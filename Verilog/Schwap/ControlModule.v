==> flow/design.v <==
`timescale 1ns / 1ps
module ControlModule(
    input [3:0] opcode,
	 input clk,
	 output wire PCSrc,
	 output wire PCWrite,
	 output wire Addr0Src,
	 output wire memRead,
	 output wire memWrite,
	 output wire nextInstWrite,
	 output wire [1:0] regStore,
	 output wire regWrite,
	 output wire imm,
	 output wire R0Write,
	 output wire R1Write,
	 output wire [1:0] ALUsrc0,
	 output wire ALUsrc1,
	 output wire ALUctrl,
	 output wire SchwapClk
	 );
	reg [3:0] state;
	always @(negedge clk) begin
		if (state < 4) begin
			state = state + 1;
		end
		else begin
			state = 0;
		end
	end
	always @(posedge clk) begin
		if (state == 0)begin
			PCSrc = 1'b1;
			PCWrite = 1'b1;
			Addr0Src = 1'b1;
			memRead = 1'b1;
			memWrite = 1'b0;
			IRwrite = 1'b1;
			nextInstWrite = 1'b1;
		end else if (state == 1) begin
			memWrite = 1'b0;
			IRwrite = 1'b0;
			nextInstWrite = 1'b0;
			regWrite = 1'b0;
			R0write = 1'b1;
			R1write = 1'b1;
			ALUsrc0 = 2'b00;
			ALUsrc1 = 1'b1;
			ALUctrl = 1'b0;
			SchwapClk = 1'b0;
			if (opcode == 1) begin
				PCwrite = 1'b1;
				regStore = 2'b01;
				imm = 1'b1;
			end else begin
				PCwrite = 1'b0;
				regStore = 2'b00;
				imm = 1'b0;
			end
		end else if (state == 2) begin
			memWrite = 1'b0;
			regWrite = 1'b0;
			R0write = 1'b0;
			R1write = 1'b0;
			PCsrc = 1'b0;
			IRwrite = 1'b0;
			nextInstWrite = 1'b0;
			if (opcode == 0 || opcode == 1) begin
				PCwrite = 1'b0;
				ALUsrc0 = 2'b01;
				ALUsrc1 = 1'b0;
				ALUctrl = 1'b1;
				SchwapClk = 1'b0;
			end else if (opcode == 2 || opcode == 3 || opcode == 4 || opcode == 5 || opcode == 7 || opcode == 8) begin
				PCwrite = 1'b1;
				ALUsrc0 = 2'b10;
				ALUsrc1 = 1'b0;
				ALUctrl = 1'b0;
				SchwapClk = 1'b0;
			end else if (opcode == 6) begin
				PCwrite = 1'b1;
				ALUsrc0 = 2'b01;
				ALUsrc1 = 1'b1;
				ALUctrl = 1'b0;
				SchwapClk = 1'b0;
			end else if (opcode == 14) begin
				PCwrite = 1'b0;
				ALUsrc0 = 2'b00;
				ALUsrc1 = 1'b0;
				ALUctrl = 1'b0;
				SchwapClk = 1'b1;
			end else if (opcode == 15) begin
				PCwrite = 1'b0;
				ALUsrc0 = 2'b00;
				ALUsrc1 = 1'b0;
				ALUctrl = 1'b0;
				SchwapClk = 1'b0;
			end
		end else if (state == 3) begin
			PCwrite = 1'b0;
			Addr0Src = 1'b0;
			IRwrite = 1'b0;
			regStore = 1'b0;
			if (opcode == 0 || opcode == 1) begin
				memRead = 1'b0;
				memWrite = 1'b0;
				regWrite = 1'b1;
			end else if (opcode == 7) begin
				memRead = 1'b1;
				memWrite = 1'b0;
				regWrite = 1'b0;
			end else if (opcode == 8) begin
				memRead = 1'b0;
				memWrite = 1'b1;
				regWrite = 1'b0;
			end
		end else if (state == 4) begin
			PCwrite = 1'b0;
			memRead = 1'b0;
			memWrite = 1'b0;
			IRwrite = 1'b0;
			regStore = 1'b0;
			regWrite = 1'b1;
		end
	end	
endmodule
; ---- Step by step through the tools: ControlModule
; Tool output for the design above, in the order of the flow.
; Line numbers count from 1 in the design file above.
; Cell names lack the library's common part.
; The mark - stands for no value.
[inputs]
design = ControlModule
clk_port = clk
lib = sky130hd
pvt_corner = tt_025C_1v80

; ---- After elaboration
; Yosys after proc, flatten, opt, wreduce and memory -nomap, before mapping. Memory bits, and registers merged into a memory's read port (data or address), are not among the register bits. Print and check cells are not counted.
[word_totals]
regBits = 17
in_bits = 5
output_inout_bits = 17
word_cells = 97
[op_classes]
add_sub_neg = 1
n_cmp = 1
eq_ne = 16
muxes = 46
bitwise = 3
reduce_logical = 18
[ops]
columns = cell, count
row1 = 1-bit 2-to-1 mux, 36
row2 = 4-bit by 3-bit equality test with 1-bit output with constant B, 5
row3 = 2-bit 2-to-1 mux, 10
row4 = 4-bit by 2-bit equality test with 1-bit output with constant B, 4
row5 = 4-bit equality test with constant B, 3
row6 = 4-bit by 1-bit equality test with 1-bit output with constant B, 2
row7 = 4-bit logical NOT, 2
row8 = 1-bit logical OR, 6
row9 = 3-bit AND reduction, 2
row10 = 2-bit AND reduction, 2
row11 = 2-bit nonzero test, 2
row12 = 4-bit by 1-bit adder with 4-bit output with constant B, 1
row13 = 4-bit by 1-bit != test with 1-bit output with constant B, 1
row14 = 4-bit by 3-bit less-than comparator with 1-bit output with constant B, 1
row15 = 4-bit AND reduction, 1
row16 = 1-bit inverter, 3
row17 = 3-bit nonzero test, 1
row18 = 3-bit OR reduction, 1
row19 = 2-bit != test with constant B, 1
row20 = 2-bit OR reduction, 1

; ---- Logic depth
; Longest topological path by Yosys (ltp), each cell counted once; first at word level (registers and memories cut), then after technology mapping (sequential cells cut; the memories' decode and read muxes count).
[depth]
ltp_word = 9
ABC_AREA = 0
depth_mapped = 5
ltp_nobuf = 5

; ---- Netlist
; Source: synth_stat.txt of the flow (Yosys; design flattened, memories mapped). It holds for the ABC_AREA given above (unset counts as 0); a run with the other value may have another netlist.
; Totals and module areas in this step are rounded.
[by_type]
columns = cell_type, count, area_total_um2
row1 = edfxtp_1, 8, 240.23
row2 = dfxtp_1, 8, 160.154
row3 = ha_1, 4, 50.048
row4 = buf_4, 5, 37.536
row5 = nor2_1, 7, 26.275
row6 = inv_1, 6, 22.522
row7 = nor3b_1, 3, 22.522
row8 = a21oi_1, 4, 20.019
row9 = a311o_1, 2, 20.019
row10 = a211o_1, 2, 17.517
row11 = a21o_1, 2, 15.014
row12 = nand2_1, 4, 15.014
row13 = nand4b_2, 1, 15.014
row14 = nor3_1, 3, 15.014
row15 = or2_2, 2, 12.512
row16 = o2111a_1, 1, 11.261
row17 = or3_4, 1, 11.261
row18 = and3b_2, 1, 10.01
; Not listed: further types 16, cells in them 19.
[mapped]
stdcells = 83
synth_area_um2 = 845
seq_area_um2 = 400
ff_cells = 16
buf_cells = 7

; Measured data: module ControlModule, platform sky130hd, 2 stored runs of the flow under differing settings, order arbitrary. Input and output delays are each 20% of the period that was set; the output load is 0.01 pF.
; "final_power_w" is the tool's figure for a default switching activity; nothing was simulated.
; The measured numbers are rounded.

[run A: settings]
period_ns = 4.22
CAP_MARGIN = 20
CORE_MARGIN = 2
CORE_UTILIZATION = 40
SLEW_MARGIN = 20
[run A: results]
synthArea_um2 = 845
design.die.area_um2 = 2500
finish.utilization_frac = 0.538
setup_ws_ns = 0.290
final_setup_tns_ns = 0.000
holdWs_ns = 0.463
final_power_w = 0.000354

[run B: settings]
period_ns = 4.1
CORE_UTILIZATION = 56
PLACE_DENSITY_LB_ADDON = 0.27
HOLD_SLACK_MARGIN = 0.08
CORE_MARGIN = 4
SLEW_MARGIN = 25
MIN_ROUTING_LAYER = met1
CAP_MARGIN = 20
[run B: results]
synthArea_um2 = 845
design.die.area_um2 = 2190
finish.utilization_frac = 0.769
setup_ws_ns = 0.197
final_setup_tns_ns = 0.000
holdWs_ns = 0.461
final_power_w = 0.000374
